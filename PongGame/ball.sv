==> flow/design.v <==
module ball
#(								 
	oLeft = 10,				 
	oTop = 10,				 
	oHeight = 20,			 
	oWidth = 20,			 
	pHeight = 150,
	pWidth = 50,
	sWidth = 800,			 
	sHeight = 600,			 
	xDirMove = 0,			 
	yDirMove = 1			 
)
(
	input PixelClock,					 
	input Reset,						 
	input  logic [10:0] xPos,		 
	input  logic [ 9:0] yPos,		 
	output logic drawBall,			 
	input logic [10:0] plPosX,
	input logic [10:0] plPosY,
	input logic [10:0] prPosX,
	input logic [10:0] prPosY,
	output logic [5:0]leftScore, rightScore		 
);
	logic [10:0] left;						
	logic [10:0] right;						
	logic [10:0] top;
	logic [10:0] bottom;
	logic [10:0] padlLeft;						
	logic [10:0] padlRight;						
	logic [10:0] padlTop;
	logic [10:0] padlBottom;
	logic [10:0] padrLeft;						
	logic [10:0] padrRight;						
	logic [10:0] padrTop;
	logic [10:0] padrBottom;
	logic [10:0] ballX = oLeft;
	logic [10:0] ballY = oTop;
	logic [5:0] localLeftScore = 0;
	logic [5:0] localRightScore = 0;
	logic xdir = xDirMove;
	logic ydir = yDirMove;	
	assign left = ballX;						 
	assign right = ballX + oWidth;		 
	assign top = ballY;						 
	assign bottom = ballY + oHeight;		 
	assign padlLeft = plPosX;
	assign padlRight = plPosX + pWidth;
	assign padlTop = plPosY;
	assign padlBottom = plPosY + pHeight;
	assign padrLeft = prPosX;
	assign padrRight = prPosX + pWidth;
	assign padrTop = prPosY;
	assign padrBottom = prPosY + pHeight;
	always_ff @(posedge PixelClock)
	begin
		if( Reset == 1 ) begin		 
				ballX <= oLeft;
				ballY <= oTop;
				xdir <= xDirMove;
				ydir <= yDirMove;
				leftScore <= 0;
				rightScore <= 0;
				localLeftScore <= 0;
				localRightScore <= 0;
		end
		else begin				
				ballX <= (xdir == 1) ? ballX + 1 : ballX - 1;	 
				ballY <= (ydir == 1) ? ballY + 1 : ballY - 1;	 
				if (top  <= 1) ydir <= 1; 				 
				if (bottom >= sHeight) ydir <= 0;	 
				if ((bottom >= padlTop) & (top <= padlBottom) & (left <= padlRight) & (bottom <= padlBottom) & (top >= padlTop)) xdir <= 1;
				else if ((right >= padlLeft) & (left <= padlRight) & (top <= padlBottom) & (top >= padlTop)) ydir <= 1;
				else if ((right >= padlLeft) & (left <= padlRight) & (bottom <= padlBottom) & (bottom >= padlTop)) ydir <= 0;
				if ((bottom >= padrTop) & (top <= padrBottom) & (right >= padrLeft) & (bottom <= padrBottom) & (top >= padrTop)) xdir <= 0;
				else if ((right >= padrLeft) & (left <= padrRight) & (top <= padrBottom) & (top >= padrTop)) ydir <= 1;
				else if ((right >= padrLeft) & (left <= padrRight) & (bottom <= padrBottom) & (bottom >= padrTop)) ydir <= 0;
				if ((left <= 1) | (right >= sWidth)) begin 
					ballX <= oLeft;
					ballY <= oTop;
					ydir <= yDirMove;
					if (left <= 1) begin 
						localRightScore <= localRightScore + 1;
						xdir <= 0;
					end
					else begin 
						localLeftScore <= localLeftScore + 1;
						xdir <= 1;
					end
				end
				rightScore <= localRightScore;
				leftScore <= localLeftScore;
		end
	end
	assign drawBall = ((xPos > left) & (yPos > top) & (xPos < right) & (yPos < bottom)) ? 1 : 0;
endmodule 
=== Tool chain data of ball ===
The steps from the RTL of ball to its reports follow in flow order.
Line numbers count from 1 in the design file above.
Operators carry their Yosys type and port widths (W data, S select, Z words).
Cell names lack the library's common part.
Not given: -

* Top module: ball
* Clock: PixelClock
* Library: sky130hd
* Corner: tt_025C_1v80

=== After elaboration ===
Source: Yosys, flattened and elaborated, memories not mapped. Widths are those after wreduce. Registers that Yosys merges into a memory's read port (data or address) are not register bits. Print and check cells do not count. Equal cells are merged and count once.

* Register bits after elaboration: 48
* Input port bits: 67
* Word-level cells: 82

* Add/sub/neg operators: 12
* Magnitude comparators: 20
* Mux-type cells: 15
* Bitwise gates (word level): 23
* Reductions and logical operators: 4

{| class="wikitable"
|+ Operators with widths
! kind !! number
|-
| $ge A11 B11 Y1 || 6
|-
| $le A11 B11 Y1 || 6
|-
| $add A11 B1 Y11 const B || 2
|-
| $sub A11 B1 Y11 const B || 2
|-
| $le A11 B1 Y1 const B || 2
|-
| $ge A11 B10 Y1 const B || 2
|-
| $add A11 B5 Y11 const B || 2
|-
| $add A11 B6 Y11 const B || 2
|-
| $add A11 B8 Y11 const B || 2
|-
| $mux W11 || 2
|-
| $and A1 B1 Y1 || 21
|-
| $mux W1 || 13
|-
| $add A6 B1 Y6 const B || 2
|-
| $gt A10 B11 Y1 || 1
|-
| $lt A10 B11 Y1 || 1
|-
| $gt A11 B11 Y1 || 1
|-
| $lt A11 B11 Y1 || 1
|-
| $reduce_and A2 Y1 || 2
|-
| $reduce_bool A3 Y1 || 1
|-
| $reduce_or A2 Y1 || 1
|-
| $or A1 B1 Y1 || 1
|-
| $not A1 Y1 || 1
|}

=== Longest topological paths ===
Depth = most cells in a row (Yosys ltp): at word level without a register or memory, in the mapped netlist without a sequential cell, where the memories' decode and read muxes count.

* Depth after elaboration: 11
* ABC_AREA: 0
* Mapped depth: 15
* Gate-level depth less buffers: 15

=== Netlist ===
Yosys stat after the flow's synthesis: flattened, memories mapped to cells. It holds for the ABC_AREA given above (unset counts as 0); a run with the other value may have another netlist.
Totals and module areas in this step are rounded.

{| class="wikitable"
|+ Cells by type
! cell type !! number
|-
| ha_1 || 170
|-
| dfxtp_1 || 48
|-
| xnor2_1 || 61
|-
| inv_1 || 94
|-
| a21oi_1 || 51
|-
| nor2_1 || 63
|-
| a21o_1 || 26
|-
| nand4_1 || 26
|-
| o21ai_0 || 31
|-
| nand3_1 || 30
|-
| o21a_1 || 20
|-
| nand2_1 || 38
|-
| nor2b_1 || 21
|-
| xor2_1 || 12
|-
| nor3_1 || 14
|-
| o21bai_1 || 7
|-
| nand2b_1 || 8
|-
| a211oi_1 || 6
|}

Not listed: further types 47, cells in them 118.

* Cell count: 844
* Mapped area: 6800 µm²
* Flip-flops: 48
* Buffer cells: 16

=== Worst setup path after synthesis ===
Source: OpenSTA report_checks on the synthesized netlist (no wires, ideal clock, input and output delay 20% of the period each), path of least setup slack; recovery checks are left aside. Register names are those of the netlist, which keeps one name where synthesis merged equal registers.

* Path type: input to output
* Start: input port yPos[1]
* End: output port drawBall
* Period: 6.94 ns
* External input delay: 1.388 ns
* Output delay: 1.388 ns
* Time at the first pin: 1.388 ns
* Arrival: 3.267 ns
* Setup slack: 2.285 ns
* Delay of the path: 1.879 ns
* Stages on the path: 10
* Synthesis period reached: 4.655 ns

"delay of the path" is the arrival time less input delay plus setup time.
A path that ends at an output port has no setup time.
"stages on the path": output pins that drive a net of the path, with the launching flip-flop's if there is one; two outputs of one cell count as two.
"synthesis period reached" is the clock period less the worst setup slack; recovery checks do not enter. This is arithmetic on one report: input and output delays are still those of the set period (20% each).
The rows between start and end are the longest chain of elaborated cells between them; the timing report does not say that the signal goes this way. Where chains are equally long, one stands for them.
A line is the first line of the expression or statement that the cell stems from. Yosys adds cells for indexed reads and writes and turns some case tables into memories.

* Cell sequence: ha_1 -> nor2b_1 -> o21bai_1 -> nand2b_1 -> a21o_1 -> a21o_1 -> a21oi_1 -> o21ai_0 -> maj3_1 -> a311oi_1
* Cells in the longest elaborated chain: 5

{| class="wikitable"
|+ RTL lines, path post-synthesis
! element !! line !! source
|-
| from (decl) || 18 || <nowiki>input logic [ 9:0] yPos,</nowiki>
|-
| $gt A10 B11 Y1 || 96 || <nowiki>assign drawBall = ((xPos > left) & (yPos > top) & (xPos < right) & (yPos < bottom)) ? 1 : 0;</nowiki>
|-
| $and A1 B1 Y1 x3 || 96 ||
|-
| $mux W1 || 96 ||
|-
| to (decl) || 19 || <nowiki>output logic drawBall,</nowiki>
|}

=== Timing after layout ===
From the final timing report of run A: the path of least setup slack in the routed layout; clock arrival at registers is part of the times.

* Path type: input to output
* Start: input port yPos[1]
* End: output port drawBall
* Period: 7.01 ns
* External input delay: 1.40 ns
* Output delay: 1.40 ns
* Time at the first pin: 1.40 ns
* Arrival: 4.36 ns
* Setup slack: 1.25 ns
* Stages on the path: 12

The rows between start and end are the longest chain of elaborated cells between them; the timing report does not say that the signal goes this way. Where chains are equally long, one stands for them.

* Cell sequence: clkdlybuf4s50_1 -> ha_1 -> nor2b_1 -> o21bai_1 -> nand2b_1 -> a21o_1 -> a21o_1 -> a21oi_1 -> o21ai_0 -> maj3_1 -> a311oi_1 -> clkdlybuf4s50_1
* Cells in the longest elaborated chain: 5

{| class="wikitable"
|+ RTL lines, path post-layout
! element !! line !! source
|-
| from (decl) || 18 || <nowiki>input logic [ 9:0] yPos,</nowiki>
|-
| $gt A10 B11 Y1 || 96 || <nowiki>assign drawBall = ((xPos > left) & (yPos > top) & (xPos < right) & (yPos < bottom)) ? 1 : 0;</nowiki>
|-
| $and A1 B1 Y1 x3 || 96 ||
|-
| $mux W1 || 96 ||
|-
| to (decl) || 19 || <nowiki>output logic drawBall,</nowiki>
|}

## Implementation results

Settings and measured results of 2 stored flow runs for module ball (sky130hd), not sorted in any way. The constraints put input and output delay at 20% of the set period each and load the outputs with 0.01 pF.
"clock period achieved": clock period set for the run, less the worst setup slack. It is reckoned from that one timing run; input and output delays stay at 20% of the period that was set.
"time used up by the worst setup path" = time allowed to the worst setup path (clock period - input delay - output delay, where it has them) - its slack; a late launch clock adds to it, a late capture clock takes from it.
Results are given in rounded form.

=== Run A ===
{| class="wikitable"
! Setting !! Value
|-
| period_ns || 7.01
|-
| CORE_UTILIZATION || 25
|-
| PLACE_DENSITY_LB_ADDON || 0.27
|-
| CORE_ASPECT_RATIO || 1.05
|-
| CORE_MARGIN || 9
|-
| CELL_PAD_IN_SITES_DETAIL_PLACEMENT || 2
|-
| TNS_END_PERCENT || 20
|-
| CAP_MARGIN || 20
|-
| SLEW_MARGIN || 20
|-
! Result !! Value
|-
| Die size || 33000 µm²
|-
| Lowest setup slack || 1.2 ns
|-
| Chip area in the Yosys report || 6800 µm²
|-
| Time used up by the worst setup path || 2.96 ns
|-
| Critical path type || input to output
|-
| Setup TNS || 0.000 ns
|-
| Clock period achieved || 5.761 ns
|-
| Standard-cell area after routing || 8200 µm²
|}

=== Run B ===
{| class="wikitable"
! Setting !! Value
|-
| period_ns || 5.99
|-
| CORE_UTILIZATION || 32
|-
| CELL_PAD_IN_SITES_DETAIL_PLACEMENT || 1
|-
| TNS_END_PERCENT || 30
|-
| ABC_AREA || 1
|-
| GPL_TIMING_DRIVEN || 0
|-
| CTS_CLUSTER_SIZE || 70
|-
| MAX_ROUTING_LAYER || met5
|-
| CAP_MARGIN || 20
|-
| CORE_MARGIN || 2
|-
| SLEW_MARGIN || 20
|-
! Result !! Value
|-
| Die size || 24000 µm²
|-
| Standard-cell area after routing || 8600 µm²
|-
| Time used up by the worst setup path || 3.88 ns
|-
| Critical path type || register to output
|-
| Clock period achieved || 5.076 ns
|-
| Chip area in the Yosys report || 7200 µm²
|-
| Lowest setup slack || 0.91 ns
|-
| Setup TNS || 0.000 ns
|}
