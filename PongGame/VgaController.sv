==> flow/design.v <==
module VgaController
(
	input	logic	Clock,
	input	logic	Reset,
	output	logic	blank_n,
	output	logic	sync_n,
	output	logic	hSync_n,
	output	logic 	vSync_n,
	output	logic	[10:0] nextX,
	output	logic	[ 9:0] nextY
);
	logic [10:0] hCount;
	logic [ 9:0] vCount;
	always_ff@(posedge Clock) begin
		if (Reset) begin	 
			hCount <= 0;
			vCount <= 0;
		end
		if (hCount > 1039) hCount <= 0; 								 
		else hCount <= hCount + 1;										 
		if (vCount > 665) vCount <= 0;								 
		else if (hCount > 1039) vCount <= vCount + 1;			 
		if (hCount < 800) nextX <= hCount;							 
		else nextX <= 0;													 
		if (vCount < 600) nextY <= vCount;							 
		else nextY <= 0;													 
		if ((hCount >= 800)|(vCount >= 600)) blank_n <= 0;		 
		else blank_n <= 1;												 
		if (hCount >= 856 & hCount < 976) hSync_n <= 0;			 
		else hSync_n <= 1;												 
		if (vCount >= 637 & vCount < 643) vSync_n <= 0;			 
		else vSync_n <= 1;												 
		if (((hCount >= 856) & (hCount < 976)) | ((vCount >= 637) & (vCount < 643))) sync_n <= 0; 	 
		else sync_n <= 1;																										 
	end
endmodule
* Step by step through the tools: VgaController *
What the tools print for VgaController, step after step.
Lines are those of the file above, counted from 1.
Operators carry their Yosys type and port widths (W data, S select, Z words).
Not given: -

design
  top = VgaController
  clock input = Clock
  standard-cell library = sky130hd
  corner = tt_025C_1v80

* Elaborated design *
Source: Yosys, flattened and elaborated, memories not mapped. Widths are those after wreduce. Registers that Yosys merges into a memory's read port (data or address) are not register bits. Print and check cells do not count. Equal cells are merged and count once.

cells by class
  bitwise operators = 4
  reductions and logical operators = 1
  mux-type cells = 6
  magnitude comparators = 10
  add/sub/neg operators = 2

operator list
  cell                     count
  $ge A11 B10 Y1 const B   2
  $lt A11 B10 Y1 const B   2
  $ge A10 B10 Y1 const B   2
  $lt A10 B10 Y1 const B   2
  $mux W10                 2
  $add A11 B1 Y11 const B  1
  $gt A11 B11 Y1 const B   1
  $add A10 B1 Y10 const B  1
  $gt A10 B10 Y1 const B   1
  $mux W1                  4
  $and A1 B1 Y1            2
  $or A1 B1 Y1             2
  $reduce_bool A2 Y1       1

bit counts
  register bits after elaboration = 46
  output and inout bits = 25
  input port bits = 2
  cells after elaboration = 31

* Longest topological paths *
Yosys ltp: most cells in a row. Word level: on the elaborated netlist, between registers, memories and ports. Mapped: between sequential cells and ports; inverters and the memories' decode and read muxes count.

depth
  word-level depth = 4
  ABC_AREA = 0
  depth in mapped cells = 6
  depth with buffers taken out = 6

* Mapped cells and area *
Yosys stat after the flow's synthesis: flattened, memories mapped to cells. It holds for the ABC_AREA given above (unset counts as 0); a run with the other value may have another netlist.

mapped netlist
  flip-flops = 46
  area of sequential cells = 920.9 um^2
  buffer cells = 11
  synthesis area = 1871.8 um^2
  standard cells after synthesis = 203

cell types
  cell type                  count  area in all (um^2)
  sky130_fd_sc_hd__dfxtp_1   46     920.883
  sky130_fd_sc_hd__and2_1    17     106.352
  sky130_fd_sc_hd__o211ai_1  12     90.086
  sky130_fd_sc_hd__ha_1      5      62.56
  sky130_fd_sc_hd__nor2_1    16     60.058
  sky130_fd_sc_hd__nand3_1   11     55.053
  sky130_fd_sc_hd__xor2_1    6      52.55
  sky130_fd_sc_hd__a21oi_1   9      45.043
  sky130_fd_sc_hd__nand4_1   7      43.792
  sky130_fd_sc_hd__a31oi_1   6      37.536
  sky130_fd_sc_hd__inv_1     9      33.782
  sky130_fd_sc_hd__and3_1    5      31.28
  sky130_fd_sc_hd__clkbuf_1  8      30.029
  sky130_fd_sc_hd__or4_1     4      30.029
  sky130_fd_sc_hd__and4_1    3      26.275
  sky130_fd_sc_hd__o21a_1    3      22.522
  sky130_fd_sc_hd__nor3_1    4      20.019
  sky130_fd_sc_hd__nand2_1   5      18.768

Other cell types: 20; their cells: 27.

* Path before layout *
OpenSTA on the mapped netlist: ideal clock, no wires. The path of least setup slack (recovery checks aside). Input and output delay are each 20% of the period. Register names are those of the netlist, which keeps one name where synthesis merged equal registers.

timing path post-synthesis
  path type = register -> register
  from = register hCount[0]
  to = register vCount[8]
  setup time = 0.076 ns
  time at the first pin = 0.000 ns
  driving pins on the path = 5
  path buffers = 0
  path delay = 1.653 ns
  setup slack = 0.647 ns
  required time = 2.224 ns
  period = 2.3 ns
  data arrival time = 1.577 ns
  synthesis period reached = 1.653 ns

"path delay" is the arrival time less input delay plus setup time.
"driving pins on the path" counts driving pins, that of a launching flip-flop among them; a cell with two outputs on the path counts twice.
"synthesis period reached" is the clock period less the worst setup slack; recovery checks do not enter. This is arithmetic on one report: input and output delays are still those of the set period (20% each).
Between the ends stands the longest chain of elaborated cells between them, by number of cells; it is not shown to be the way that was timed. Of several equally long chains one is given.
A line is the first line of the expression or statement that the cell stems from. Yosys adds cells for indexed reads and writes and turns some case tables into memories.
A register here has more assigning lines than the two given.

between the ends, post-synthesis
  path through = sky130_fd_sc_hd__dfxtp_1 > sky130_fd_sc_hd__ha_1 > sky130_fd_sc_hd__o311a_1 > sky130_fd_sc_hd__or4_1 > sky130_fd_sc_hd__a31oi_1
  length of the longest elaborated chain = 2
  elaborated cells on any way between the ends = 3
  those cells by class = compare: 1; mux: 1; reduce/logical: 1

ends and longest elaborated chain, post-synthesis
  item             line  text
  start, declared  12    logic [10:0] hCount;
  start, assigned  16    hCount <= 0;
  start, assigned  20    else hCount <= hCount + 1;
  $gt A11 B11 Y1   22    else if (hCount > 1039) vCount <= vCount + 1;
  $mux W10         22
  end, assigned    21    if (vCount > 665) vCount <= 0;
  end, assigned    22
  end, declared    13    logic [ 9:0] vCount;

Lab notebook: VgaController

Top module VgaController; platform sky130hd; tools Yosys and OpenROAD; 2 stored runs in no particular order. Input and output delays are each 20% of the period that was set; the output load is 0.01 pF.

settings of run A
{
  "period_ns": 2.46,
  "CORE_UTILIZATION": 58,
  "PLACE_DENSITY_LB_ADDON": 0.12,
  "CORE_ASPECT_RATIO": 0.96,
  "CORE_MARGIN": 6,
  "CELL_PAD_IN_SITES_GLOBAL_PLACEMENT": 1,
  "CELL_PAD_IN_SITES_DETAIL_PLACEMENT": 1,
  "GPL_TIMING_DRIVEN": 0,
  "GPL_ROUTABILITY_DRIVEN": 0,
  "CTS_CLUSTER_SIZE": 10,
  "MAX_ROUTING_LAYER": "met4",
  "CAP_MARGIN": 20,
  "SLEW_MARGIN": 20
}
report of run A: did not finish, place, FLW-0024

settings of run B
{
  "period_ns": 1.81,
  "CORE_UTILIZATION": 49,
  "SETUP_SLACK_MARGIN": -0.13,
  "PLACE_DENSITY_LB_ADDON": 0.19,
  "CORE_ASPECT_RATIO": 0.58,
  "CELL_PAD_IN_SITES_GLOBAL_PLACEMENT": 1,
  "CELL_PAD_IN_SITES_DETAIL_PLACEMENT": 2,
  "GPL_TIMING_DRIVEN": 0,
  "CTS_CLUSTER_DIAMETER": 42,
  "CAP_MARGIN": 0,
  "SLEW_MARGIN": 25,
  "MAX_ROUTING_LAYER": "met4",
  "CORE_MARGIN": 2
}
report of run B: did not finish, place, DPL-0033
